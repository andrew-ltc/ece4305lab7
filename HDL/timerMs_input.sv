==> flow/design.v <==
`timescale 1ns / 1ps
module timerMs_input
    #(parameter bits = 16)(
    input logic clk, reset,
    input logic [bits - 1:0] finalValue,
    output logic done
    );
    logic [2*bits-1:0] r_reg, r_next;
    always_ff@(posedge clk, posedge reset)
    begin
        if(reset)
            r_reg <= 0;
        else
            r_reg <= r_next;
    end
    assign r_next = (r_reg == finalValue * 1_000_000)? 1 : r_reg + 1;
    assign done = (r_reg == finalValue * 1_000_000);
endmodule
# ---- Reports on timerMs_input
# What the tools print for timerMs_input, step after step.
# Lines are those of the file above, counted from 1.
# Library cell names are shortened.
# A cell with n/a has no value.
dict set report inputs {
  top {timerMs_input}
  clock_port {clk}
  library {sky130hd}
  corner {tt_025C_1v80}
}

# ---- Word level
# Yosys after proc, flatten, opt, wreduce and memory -nomap, before mapping. Enables and synchronous resets that opt folds into registers are not counted as muxes. Memory bits, and registers merged into a memory's read port (data or address), are not among the register bits. Print and check cells are not counted. Equal cells are merged and count once.
dict set report bits {
  regBits 32
  in_bits 18
  output_inout_bits 1
}
dict set report classes {
  addsub 1
  multipliers 1
  n_eq 1
  muxes 1
}
# operator n
set op_table {}
lappend op_table {{multiplier 16 x 14 -> 26 bit (second input constant)} 1}
lappend op_table {{adder 32 x 1 -> 32 bit (second input constant)} 1}
lappend op_table {{== test 32 bit} 1}
lappend op_table {{2-to-1 mux 32 bit} 1}

# ---- Depth
# Yosys ltp: most cells in a row. Word level: on the elaborated netlist, between registers, memories and ports. Mapped: between sequential cells and ports; inverters and the memories' decode and read muxes count.
dict set report depth {
  depth_word 3
  abc_area 0
  ltp_mapped 22
}

# ---- Netlist
# The flow's flattened synthesis, as Yosys stat reports it; memories are mapped. The netlist is that of the ABC_AREA named above (0 if unset); the other value can give another one.
dict set report mapped {
  stdcells 599
  area_um2 5386.4
  ffs 32
  buf_cells 17
}
# cell_type n area_total_um2
set by_type {}
lappend by_type {ha_1 83 1.04E+03}
lappend by_type {fa_1 51 1.02E+03}
lappend by_type {dfrtp_1 32 800.768}
lappend by_type {inv_1 122 457.939}
lappend by_type {xnor2_1 47 411.645}
lappend by_type {a31oi_1 31 193.936}
lappend by_type {xor2_1 21 183.926}
lappend by_type {a21oi_1 21 105.101}
lappend by_type {nand2_1 28 105.101}
lappend by_type {nor2_1 23 86.333}
lappend by_type {nand4_1 13 81.328}
lappend by_type {nand3_1 16 80.077}
lappend by_type {o21ai_0 15 75.072}
lappend by_type {and4_1 6 52.55}
lappend by_type {mux2i_1 5 50.048}
lappend by_type {buf_4 5 37.536}
lappend by_type {and3_1 5 31.28}
lappend by_type {a21o_1 4 30.029}
# Other cell types: 38; their cells: 71.

# ---- Timing after synthesis
# OpenSTA on the mapped netlist: ideal clock, no wires. The path of least setup slack (recovery checks aside). Input and output delay are each 20% of the period. Register names are those of the netlist, which keeps one name where synthesis merged equal registers.
dict set report synth_timing {
  kind {input-to-output}
  start {input finalValue[1]}
  end {output done}
  clock_period_ps 10400
  t_first_pin_ps 2080
  t_arrival_ps 7123
  t_required_ps 8320
  path_slack_ps 1197
  path_delay_ps 5043
  path_stages 19
  n_path_buf 1
  synth_period_reached_ps 9203
}
# "path_delay_ps" is the arrival time less input delay plus setup time.
# A path that ends at an output port has no setup time.
# "path_stages": output pins that drive a net of the path, with the launching flip-flop's if there is one; two outputs of one cell count as two.
# "synth_period_reached_ps" = period - worst setup slack (recovery checks aside). The figure is calculated, with input and output delays left at 20% of the set period.
# Between the ends stands the longest chain of elaborated cells between them, by number of cells; it is not shown to be the way that was timed. Of several equally long chains one is given.
# A line is the first line of the expression or statement that the cell stems from. Yosys adds cells for indexed reads and writes and turns some case tables into memories.
dict set report synth_between {
  path_cell_list {fa_1 > inv_1 > fa_1 > inv_1 > fa_1 > inv_1 > fa_1 > inv_1 > ha_1 > fa_1 > ha_1 > buf_4 > xor2_2 > o32ai_1 > or4_1 > nor4_2 > nand4_1 > nor4b_1 > and3_1}
  elab_chain_len 2
  cells_between 2
}
# element line
set synth_rtl {}
lappend synth_rtl {{start: declaration} 5} ;# input logic [bits - 1:0] finalValue,
lappend synth_rtl {{multiplier 16 x 14 -> 26 bit} 17} ;# assign done = (r_reg == finalValue * 1_000_000);
lappend synth_rtl {{== test 32 bit} 17}
lappend synth_rtl {{end: declaration} 6} ;# output logic done

# ---- Worst path after layout
# Path of least setup slack in the final report of stored run 1 (OpenROAD, finished layout, wires in). Where an end is a register, its clock arrival counts in the times.
# The report prints the path's times to 10 ps; the period is as set.
dict set report layout_timing {
  kind {input-to-output}
  start {input finalValue[2]}
  end {output done}
  clock_period_ps 16600
  t_first_pin_ps 3320
  t_arrival_ps 9900
  t_required_ps 13280
  path_slack_ps 3380
  path_stages 21
  n_path_buf 2
}
# Between the ends stands the longest chain of elaborated cells between them, by number of cells; it is not shown to be the way that was timed. Of several equally long chains one is given.
dict set report layout_between {
  path_cell_list {clkdlybuf4s50_1 > fa_1 > inv_1 > fa_1 > inv_1 > fa_1 > inv_1 > fa_1 > inv_1 > ha_1 > fa_1 > ha_1 > a21oi_1 > o221ai_1 > nor3_1 > a2111oi_0 > a31o_2 > o211a_1 > nor4b_1 > and3_1 > clkdlybuf4s50_1}
  elab_chain_len 2
  cells_between 2
}
# element line
set layout_rtl {}
lappend layout_rtl {{start: declaration} 5} ;# input logic [bits - 1:0] finalValue,
lappend layout_rtl {{multiplier 16 x 14 -> 26 bit} 17} ;# assign done = (r_reg == finalValue * 1_000_000);
lappend layout_rtl {{== test 32 bit} 17}
lappend layout_rtl {{end: declaration} 6} ;# output logic done

# Measured data: module timerMs_input, platform sky130hd, 2 stored runs of the flow under differing settings, order arbitrary. Input and output delays are each 20% of the period that was set; the output load is 0.01 pF.
# "achievedPeriod_ps" means the clock period less the worst setup slack. The figure is calculated, with input and output delays left at 20% of the set period.
# By "critical_path_time_ps" is meant the share of the clock period that the worst setup path is allowed (20% is reserved at inputs, 20% at outputs), minus its slack. Clock arrival times at its registers enter into it.
# "critical_path_time_ps" is given in steps of 10 ps.
run="stored run 1" settings period_ns=16.6 CORE_UTILIZATION=62 PLACE_DENSITY_LB_ADDON=0.29 CELL_PAD_IN_SITES_DETAIL_PLACEMENT=0 TNS_END_PERCENT=5 CAP_MARGIN=20 MIN_ROUTING_LAYER="met1" CORE_MARGIN=2 SLEW_MARGIN=20
run="stored run 1" results yosys_chip_area_um2=5386.4 dieArea_um2=9449.8 final_stdcell_area_um2=5743.0 fin_ws_ps=3384 timing.setup.tns_ps=0 hold_ws_ps=506 achievedPeriod_ps=13216 critical_path_time_ps=6580 timing.worst_path_kind="input-to-output"
run="stored run 2" settings period_ns=12.7 CORE_UTILIZATION=61 SETUP_SLACK_MARGIN=3.17 HOLD_SLACK_MARGIN=0.24 CORE_ASPECT_RATIO=0.77 GPL_TIMING_DRIVEN=1 CTS_CLUSTER_SIZE=99 CAP_MARGIN=30 SLEW_MARGIN=15 MIN_ROUTING_LAYER="met1" CORE_MARGIN=2
run="stored run 2" results yosys_chip_area_um2=5386.4 dieArea_um2=9603.9 final_stdcell_area_um2=6103.4 fin_ws_ps=2391 timing.setup.tns_ps=0 hold_ws_ps=494 achievedPeriod_ps=10309 critical_path_time_ps=5230 timing.worst_path_kind="input-to-output"
